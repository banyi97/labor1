==> flow/design.v <==
`timescale 1ns / 1ps
module spi(
    input clk,
    input rst,
    output nCS,
    output sck,
    input miso,
    output [12:0] Dout
    );
reg [22:0] cntr;
always @ (posedge clk)
	if(rst)
		cntr <= 0;
	else
		cntr <= cntr + 1;
wire sck_rise;
assign sck = cntr[1];
assign sck_rise = (cntr[1:0] == 'b01);  
reg cs_ff;
wire d_rst;
wire d_set;
assign d_rst = (cntr[22:0] == 'b11 );  
assign d_set = (cntr[22:0] == 'b1000011);  
always @ (posedge clk)
	if(d_set | rst)
		cs_ff <= 1;
	else if(d_rst)
		cs_ff <= 0;
assign nCS = cs_ff;
reg [15:0] shr;
wire shr_in_en;
assign shr_in_en = (sck_rise & (~nCS));
always @ (posedge clk)
	if(rst)
		shr <= 0;
	else if(shr_in_en)
		shr <= {shr[14:0], miso};
reg [12:0] Dout_reg;
always @ (posedge clk)
	if(rst)
		Dout_reg <= 0;
	else if(nCS)
		Dout_reg <= shr[15:3];
assign Dout = Dout_reg;
endmodule
# [Reports on spi]
# What the tools print for spi, step after step.
# Line numbers count from 1 in the design file above.
# Library cell names are shortened.
# A cell with n/a has no value.
[setup] top="spi" clk_port="clk" library="sky130hd" lib_corner="tt_025C_1v80"

# [Word level]
# Yosys after proc, flatten, opt, wreduce and memory -nomap, before mapping. Enables and synchronous resets that opt folds into registers are not counted as muxes. Memory bits, and registers merged into a memory's read port (data or address), are not among the register bits. Print and check cells are not counted. Equal cells are merged and count once.
[word_totals] out_inout_bits=15 inputBits=3 regBits=53 word_cells=11
[classes] addsub=1 n_eq=3 bitwise=3
[ops] op="23-bit by 1-bit adder with 23-bit output (second input constant)" n=1
[ops] op="23-bit by 2-bit == test with 1-bit output (second input constant)" n=1
[ops] op="23-bit by 7-bit == test with 1-bit output (second input constant)" n=1
[ops] op="2-bit by 1-bit == test with 1-bit output (second input constant)" n=1
[ops] op="1-bit bitwise AND" n=1
[ops] op="1-bit OR" n=1
[ops] op="1-bit NOT" n=1

# [Longest topological paths]
# Yosys ltp: most cells in a row. Word level: on the elaborated netlist, between registers, memories and ports. Mapped: between sequential cells and ports; inverters and the memories' decode and read muxes count.
[logic_depth] ltp_word=2 abc_area=0 mapped_depth=7 depth_no_buf=5

# [Netlist]
# Yosys stat after the flow's synthesis: flattened, memories mapped to cells. It holds for the ABC_AREA given above (unset counts as 0); a run with the other value may have another netlist.
# Totals and module areas in this step are rounded.
[types] cell="dfxtp_1" n=53 area_total_um2=1.06E+03
[types] cell="nand2_1" n=39 area_total_um2=146.39
[types] cell="nor2_1" n=38 area_total_um2=142.637
[types] cell="mux2i_1" n=14 area_total_um2=140.134
[types] cell="a21oi_1" n=22 area_total_um2=110.106
[types] cell="xnor2_1" n=8 area_total_um2=70.067
[types] cell="nand3_1" n=10 area_total_um2=50.048
[types] cell="nand4_1" n=7 area_total_um2=43.792
[types] cell="nor4_1" n=7 area_total_um2=43.792
[types] cell="xor2_1" n=4 area_total_um2=35.034
[types] cell="mux2_2" n=3 area_total_um2=33.782
[types] cell="nor2b_1" n=5 area_total_um2=31.28
[types] cell="clkbuf_1" n=7 area_total_um2=26.275
[types] cell="ha_1" n=2 area_total_um2=25.024
[types] cell="or4_1" n=3 area_total_um2=22.522
[types] cell="nand4_4" n=1 area_total_um2=21.27
[types] cell="buf_1" n=5 area_total_um2=18.768
[types] cell="or3_1" n=3 area_total_um2=18.768
# Other cell types: 12; their cells: 19.
[synth_totals] flip_flops=53 seq_area_um2=1060 yosys_area_um2=2150 cells=250 buf_cells=14

# [Timing after synthesis]
# OpenSTA on the mapped netlist: ideal clock, no wires. The path of least setup slack (recovery checks aside). Input and output delay are each 20% of the period. Register names are those of the netlist, which keeps one name where synthesis merged equal registers.
[synth_path] kind="reg-to-reg" start="reg cntr[1]" end="reg cntr[22]" driving_pins=6 setup_ns=0.070 required_time_ns=2.390 setup_slack_ns=0.495 path_delay_ns=1.965 period_ns=2.46 path_buffers=0 launch_ns=0.000 arrival_time_ns=1.895 period_less_setup_slack_ns=1.965
# "path_delay_ns" is the arrival time less input delay plus setup time.
# "driving_pins": output pins that drive a net of the path, with the launching flip-flop's if there is one; two outputs of one cell count as two.
# "period_less_setup_slack_ns" = period - worst setup slack (recovery checks aside). The figure is calculated, with input and output delays left at 20% of the set period.
# Between the ends stands the longest chain of elaborated cells between them, by number of cells; it is not shown to be the way that was timed. Of several equally long chains one is given.
# A line is the first line of the expression or statement that the cell stems from. Yosys adds cells for indexed reads and writes and turns some case tables into memories.
[synth_via] path_cell_list="dfxtp_1 -> ha_1 -> inv_1 -> or4_4 -> or4_1 -> a21oi_1" elab_chain_len=1 cells_between=1 cone_lines=1 cone_classes="add/sub: 1"
[synth_rtl] element="start, declared" line_no=10 rtl="reg [22:0] cntr;"
[synth_rtl] element="start, assigned" line_no=13 rtl="cntr <= 0;"
[synth_rtl] element="start, assigned" line_no=15 rtl="cntr <= cntr + 1;"
[synth_rtl] element="23-bit by 1-bit adder with 23-bit output" line_no=15
[synth_rtl] element="end, assigned" line_no=13
[synth_rtl] element="end, assigned" line_no=15
[synth_rtl] element="end, declared" line_no=10

# [Timing after layout]
# From the final timing report of entry A: the path of least setup slack in the routed layout; clock arrival at registers is part of the times.
[layout_path] kind="reg-to-reg" start="reg cntr[1]" end="reg cntr[22]" setup_ns=0.05 period_ns=1.48 path_buffers=0 setup_slack_ns=-0.26 launch_ns=0.30 driving_pins=6 required_time_ns=1.73 arrival_time_ns=1.99
# Between the ends stands the longest chain of elaborated cells between them, by number of cells; it is not shown to be the way that was timed. Of several equally long chains one is given.
[layout_via] path_cell_list="dfxtp_4 -> ha_4 -> inv_2 -> or4_4 -> or4_4 -> a21oi_2" elab_chain_len=1 cells_between=1 cone_lines=1 cone_classes="add/sub: 1"
[layout_rtl] element="start, declared" line_no=10 rtl="reg [22:0] cntr;"
[layout_rtl] element="start, assigned" line_no=13 rtl="cntr <= 0;"
[layout_rtl] element="start, assigned" line_no=15 rtl="cntr <= cntr + 1;"
[layout_rtl] element="23-bit by 1-bit adder with 23-bit output" line_no=15
[layout_rtl] element="end, assigned" line_no=13
[layout_rtl] element="end, assigned" line_no=15
[layout_rtl] element="end, declared" line_no=10

Data sheet: physical implementation of spi

Module spi, platform sky130hd: 2 stored runs of the flow (Yosys, OpenROAD) with differing settings, in no particular order. Input and output delays are each 20% of the period that was set; the output load is 0.01 pF.
"period_less_ws_ns": clock period set for the run, less the worst setup slack. It is reckoned from that one timing run; input and output delays stay at 20% of the period that was set.
By "worst_path_time_ns" is meant the share of the clock period that the worst setup path is allowed (20% is reserved at inputs, 20% at outputs), minus its slack. Clock arrival times at its registers enter into it.
By "power_total_w" is meant OpenSTA's value without simulated activity: inputs other than the clock are taken to toggle once in ten clock periods, and the tool carries that through the logic.
Results are given in rounded form.

[flow] entry A: files
==> flow/run.sh <==
#!/bin/bash
# the make line also repeats the synthesis and layout settings of config.mk as NAME=value (left out here)
make -C /OpenROAD-flow-scripts/flow DESIGN_CONFIG=/design/flow/config.mk WORK_HOME=/design/flow/orfs CLKGATE_MAP_FILE= finish
==> flow/config.mk <==
export PLATFORM = sky130hd
export DESIGN_NAME = spi
export DESIGN_NICKNAME = spi
export VERILOG_FILES = /design/flow/design.v
export SDC_FILE = /design/flow/constraint.sdc
export NUM_CORES = 4
export LEC_CHECK = 0
export CAP_MARGIN = 20
export CORE_ASPECT_RATIO = 1.6
export CORE_MARGIN = 2
export CORE_UTILIZATION = 32
export GPL_ROUTABILITY_DRIVEN = 0
export MAX_ROUTING_LAYER = met5
export SLEW_MARGIN = 20
export TNS_END_PERCENT = 40
==> flow/constraint.sdc <==
create_clock -name core_clock -period 1.48 [get_ports {clk}]
set_input_delay 0.2960 -clock core_clock [delete_from_list [all_inputs] [get_ports {clk}]]
set_output_delay 0.2960 -clock core_clock [all_outputs]
set_load 0.01 [all_outputs]

[flow] entry A: metrics
[metrics] design_die_area_um2 = 7420
[metrics] timing.hold.ws_ns = 0.353
[metrics] tns_ns = -1.14
[metrics] worst_path_time_ns = 1.74
[metrics] critical_path_type = reg-to-reg
[metrics] period_less_ws_ns = 1.738
[metrics] fin_util_pct = 45.1
[metrics] yosys_chip_area_um2 = 2150
[metrics] power_total_w = 0.00242
[metrics] finish.stdcell_area_um2 = 2920
[metrics] setup_ws_ns = -0.258

[flow] entry B: files
==> flow/run.sh <==
#!/bin/bash
# the make line also repeats the synthesis and layout settings of config.mk as NAME=value (left out here)
make -C /OpenROAD-flow-scripts/flow DESIGN_CONFIG=/design/flow/config.mk WORK_HOME=/design/flow/orfs CLKGATE_MAP_FILE= finish
==> flow/config.mk <==
export PLATFORM = sky130hd
export DESIGN_NAME = spi
export DESIGN_NICKNAME = spi
export VERILOG_FILES = /design/flow/design.v
export SDC_FILE = /design/flow/constraint.sdc
export NUM_CORES = 4
export LEC_CHECK = 0
export CAP_MARGIN = 20
export CELL_PAD_IN_SITES_DETAIL_PLACEMENT = 0
export CORE_MARGIN = 2
export CORE_UTILIZATION = 52
export GPL_ROUTABILITY_DRIVEN = 1
export MAX_ROUTING_LAYER = met4
export PLACE_DENSITY_LB_ADDON = 0.2
export SETUP_SLACK_MARGIN = -0.1
export SLEW_MARGIN = 20
==> flow/constraint.sdc <==
create_clock -name core_clock -period 2.68 [get_ports {clk}]
set_input_delay 0.5360 -clock core_clock [delete_from_list [all_inputs] [get_ports {clk}]]
set_output_delay 0.5360 -clock core_clock [all_outputs]
set_load 0.01 [all_outputs]

[flow] entry B: metrics
[metrics] design_die_area_um2 = 4670
[metrics] timing.hold.ws_ns = 0.459
[metrics] tns_ns = 0.000
[metrics] worst_path_time_ns = 1.59
[metrics] critical_path_type = reg-to-output
[metrics] period_less_ws_ns = 2.124
[metrics] fin_util_pct = 60.7
[metrics] yosys_chip_area_um2 = 2150
[metrics] power_total_w = 0.00128
[metrics] finish.stdcell_area_um2 = 2430
[metrics] setup_ws_ns = 0.556
