==> flow/design.v <==
module uart(
	 input clk,
    input rst,
    input [6:0] bcd0,
    input [6:0] bcd1,
    output tx_out,
	 output [6:0] cntr_out
    );
reg [8:0] cntr;  
wire tx_change_en; 
always @ (posedge clk)  
	if(rst | tx_change_en) 
		cntr <= 0;
	else
		cntr <= cntr + 1;
assign tx_change_en = (cntr == 278);  
reg [6:0] shift_cntr;
wire shift_en;
always @ (posedge clk)  
	if(rst | shift_en)
		shift_cntr <= 0;
	else if(tx_change_en)
		shift_cntr <= shift_cntr + 1;
assign shift_en = (shift_cntr == 30);
reg [6:0] cr = 'b0001101;  
reg [20:0] shr;
wire [6:0] bcd1_in;
wire [6:0] bcd0_in;
wire parity1, parity0, parityCr;
assign bcd1_in = (bcd1[6:0] + 48);  
assign bcd0_in = (bcd0[6:0] + 48);
assign parity1 = ~(^bcd1_in);
assign parity0 = ~(^bcd0_in);
assign parityCr = ~(^cr);
reg out = 1;  
always @ (posedge clk)
	if(rst)
		shr <= ~0;  
	else if(tx_change_en)
		case(shift_cntr)  
			0: begin 
				shr <= {cr[6:0], bcd0_in[6:0], bcd1_in[6:0]};  
				out <= 0;  
				end
			8: out <= parity1;
			9: out <= 1;
			10: out <= 0;
			18: out <= parity0;
			19: out <= 1;
			20: out <= 0;
			28: out <= parityCr;
			29: out <= 1;
			default: begin
				shr <= {1, shr[20:1]};
				out <= shr[0];
				end
		endcase
assign cntr_out = shift_cntr;  
assign tx_out = out;
endmodule
Reports on uart
What the tools print for uart, step after step.
Line numbers count from 1 in the design file above.
Cell names lack the library's common part.
{"block": "setup", "design": "uart", "clk_port": "clk", "lib": "sky130hd", "lib_corner": "tt_025C_1v80"}

Elaborated design
Counts by Yosys on the flattened word-level netlist (proc, flatten, opt, wreduce; memories kept). Register bits leave out memories and registers merged into their read ports (data or address). Print and check cells are left out. Cells with the same type and inputs are merged into one.
{"block": "bits", "clocked_rd_ports_x_width": 0, "mem_bits_rw": 0, "latchBits": 0, "out_inout_bits": 8, "rom_bits": 0, "n_memories": 0, "register_bits": 38, "input_bits": 16, "elab_cells": 34}
{"block": "op_classes", "reduce_logical": 8, "cmp": 0, "equal": 10, "muxes": 2, "addsub": 4, "shifts": 0, "multipliers": 0, "n_logic": 6, "n_div": 0}
{"block": "op_table", "operator": "7-bit by 5-bit == test with 1-bit output with constant B", "n": 6}
{"block": "op_table", "operator": "21-bit case mux with 2-bit select", "n": 1}
{"block": "op_table", "operator": "7-bit by 4-bit == test with 1-bit output with constant B", "n": 3}
{"block": "op_table", "operator": "7-bit by 6-bit adder with 7-bit output with constant B", "n": 2}
{"block": "op_table", "operator": "7-bit parity", "n": 2}
{"block": "op_table", "operator": "9-bit by 1-bit adder with 9-bit output with constant B", "n": 1}
{"block": "op_table", "operator": "9-bit == test with constant B", "n": 1}
{"block": "op_table", "operator": "8-bit OR reduction", "n": 1}
{"block": "op_table", "operator": "7-bit by 1-bit adder with 7-bit output with constant B", "n": 1}
{"block": "op_table", "operator": "7-bit zero test", "n": 1}
{"block": "op_table", "operator": "1-bit NOT", "n": 4}
{"block": "op_table", "operator": "2-bit AND reduction", "n": 2}
{"block": "op_table", "operator": "4-bit OR reduction", "n": 1}
{"block": "op_table", "operator": "1-bit case mux with 4-bit select", "n": 1}
{"block": "op_table", "operator": "3-bit OR reduction", "n": 1}
{"block": "op_table", "operator": "1-bit bitwise OR", "n": 2}

Logic depth
Depth = most cells in a row (Yosys ltp): at word level without a register or memory, in the mapped netlist without a sequential cell, where the memories' decode and read muxes count.
{"block": "logic_depth", "depth_word": 4, "ABC_AREA": 0, "depth_mapped": 8, "depth_no_buf": 7}

Mapped cells and area
Yosys stat after the flow's synthesis: flattened, memories mapped to cells. It holds for the ABC_AREA given above (unset counts as 0); a run with the other value may have another netlist.
{"block": "by_type", "cell": "dfxtp_1", "n": 37}
{"block": "by_type", "cell": "mux2i_1", "n": 20}
{"block": "by_type", "cell": "nor2_1", "n": 52}
{"block": "by_type", "cell": "xnor2_1", "n": 16}
{"block": "by_type", "cell": "ha_1", "n": 8}
{"block": "by_type", "cell": "mux2_2", "n": 8}
{"block": "by_type", "cell": "xor2_1", "n": 10}
{"block": "by_type", "cell": "a211oi_1", "n": 8}
{"block": "by_type", "cell": "nand3_1", "n": 10}
{"block": "by_type", "cell": "nand4_1", "n": 5}
{"block": "by_type", "cell": "buf_2", "n": 6}
{"block": "by_type", "cell": "edfxtp_1", "n": 1}
{"block": "by_type", "cell": "inv_1", "n": 7}
{"block": "by_type", "cell": "and3_1", "n": 4}
{"block": "by_type", "cell": "buf_6", "n": 2}
{"block": "by_type", "cell": "nand4bb_1", "n": 2}
{"block": "by_type", "cell": "o31ai_4", "n": 1}
{"block": "by_type", "cell": "a21oi_1", "n": 4}
Not listed: further types 20, cells in them 28.
{"block": "synth_totals", "stdcells": 229, "buffers": 14, "ff_cells": 38, "synth_area_um2": 2083.2}

Path before layout
OpenSTA on the mapped netlist: ideal clock, no wires. The path of least setup slack (recovery checks aside). Input and output delay are each 20% of the period. Register names are those of the netlist, which keeps one name where synthesis merged equal registers.
{"block": "synth_path", "path_type": "input -> register", "from": "input bcd1[4]", "to": "register out", "arrival_time_ns": 1.691, "stages": 7, "path_delay_ns": 1.280, "input_delay_ns": 0.672, "tclk_ns": 3.36, "required_time_ns": 3.099, "path_slack_ns": 1.408, "synth_period_reached_ns": 1.952}
"path_delay_ns" is the arrival time less input delay plus setup time.
"stages" counts driving pins, that of a launching flip-flop among them; a cell with two outputs on the path counts twice.
"synth_period_reached_ns" = period - worst setup slack (recovery checks aside). The figure is calculated, with input and output delays left at 20% of the set period.
Between the ends stands the longest chain of elaborated cells between them, by number of cells; it is not shown to be the way that was timed. Of several equally long chains one is given.
Each line given opens the expression or statement behind the cell; cells for indexed reads and writes are added by Yosys, which also makes memories of some case tables.
A register here has more assigning lines than the two given.
{"block": "synth_via", "path_cell_list": "inv_1 ha_1 xnor2_1 xnor2_1 xnor2_1 a2bb2oi_1 nand3_1", "elab_chain_cells": 4, "cone_cells": 4}
{"block": "synth_lines", "element": "start, declared", "line": 5, "text": "input [6:0] bcd1,"}
{"block": "synth_lines", "element": "7-bit by 6-bit adder with 7-bit output", "line": 30, "text": "assign bcd1_in = (bcd1[6:0] + 48);"}
{"block": "synth_lines", "element": "7-bit parity", "line": 32, "text": "assign parity1 = ~(^bcd1_in);"}
{"block": "synth_lines", "element": "1-bit NOT", "line": 32}
{"block": "synth_lines", "element": "1-bit case mux with 4-bit select", "line": 40, "text": "case(shift_cntr)"}
{"block": "synth_lines", "element": "end, assigned", "line": 45, "text": "8: out <= parity1;"}
{"block": "synth_lines", "element": "end, assigned", "line": 48, "text": "18: out <= parity0;"}
{"block": "synth_lines", "element": "end, declared", "line": 35, "text": "reg out = 1;"}

FLOW RESULTS
============

Stored flow runs of uart (2 of them; Yosys, OpenROAD, sky130hd). They differ in their settings and are not a sequence. Constraints: input delay and output delay 20% of the set period each, output load 0.01 pF.

Flow run 1
==> flow/run.sh <==
#!/bin/bash
# the make line also repeats the synthesis and layout settings of config.mk as NAME=value (left out here)
make -C /OpenROAD-flow-scripts/flow DESIGN_CONFIG=/design/flow/config.mk WORK_HOME=/design/flow/orfs CLKGATE_MAP_FILE= finish
==> flow/config.mk <==
export PLATFORM = sky130hd
export DESIGN_NAME = uart
export DESIGN_NICKNAME = uart
export VERILOG_FILES = /design/flow/design.v
export SDC_FILE = /design/flow/constraint.sdc
export NUM_CORES = 4
export LEC_CHECK = 0
export ABC_AREA = 0
export CAP_MARGIN = 20
export CELL_PAD_IN_SITES_DETAIL_PLACEMENT = 2
export CELL_PAD_IN_SITES_GLOBAL_PLACEMENT = 0
export CORE_MARGIN = 6
export CORE_UTILIZATION = 62
export GPL_ROUTABILITY_DRIVEN = 1
export PLACE_DENSITY_LB_ADDON = 0.05
export SLEW_MARGIN = 20
==> flow/constraint.sdc <==
create_clock -name core_clock -period 2.39 [get_ports {clk}]
set_input_delay 0.4780 -clock core_clock [delete_from_list [all_inputs] [get_ports {clk}]]
set_output_delay 0.4780 -clock core_clock [all_outputs]
set_load 0.01 [all_outputs]

==> results of flow run 1, as JSON <==
{
  "outcome": "stopped before the end: placement reported DPL-0033"
}

Flow run 2
==> flow/run.sh <==
#!/bin/bash
# the make line also repeats the synthesis and layout settings of config.mk as NAME=value (left out here)
make -C /OpenROAD-flow-scripts/flow DESIGN_CONFIG=/design/flow/config.mk WORK_HOME=/design/flow/orfs CLKGATE_MAP_FILE= finish
==> flow/config.mk <==
export PLATFORM = sky130hd
export DESIGN_NAME = uart
export DESIGN_NICKNAME = uart
export VERILOG_FILES = /design/flow/design.v
export SDC_FILE = /design/flow/constraint.sdc
export NUM_CORES = 4
export LEC_CHECK = 0
export CAP_MARGIN = 5
export CELL_PAD_IN_SITES_DETAIL_PLACEMENT = 2
export CORE_MARGIN = 9
export CORE_UTILIZATION = 51
export GPL_TIMING_DRIVEN = 1
export MAX_ROUTING_LAYER = met4
export SLEW_MARGIN = 20
export TNS_END_PERCENT = 65
==> flow/constraint.sdc <==
create_clock -name core_clock -period 2.6 [get_ports {clk}]
set_input_delay 0.5200 -clock core_clock [delete_from_list [all_inputs] [get_ports {clk}]]
set_output_delay 0.5200 -clock core_clock [all_outputs]
set_load 0.01 [all_outputs]

==> results of flow run 2, as JSON <==
{
  "outcome": "stopped before the end: placement reported DPL-0033"
}
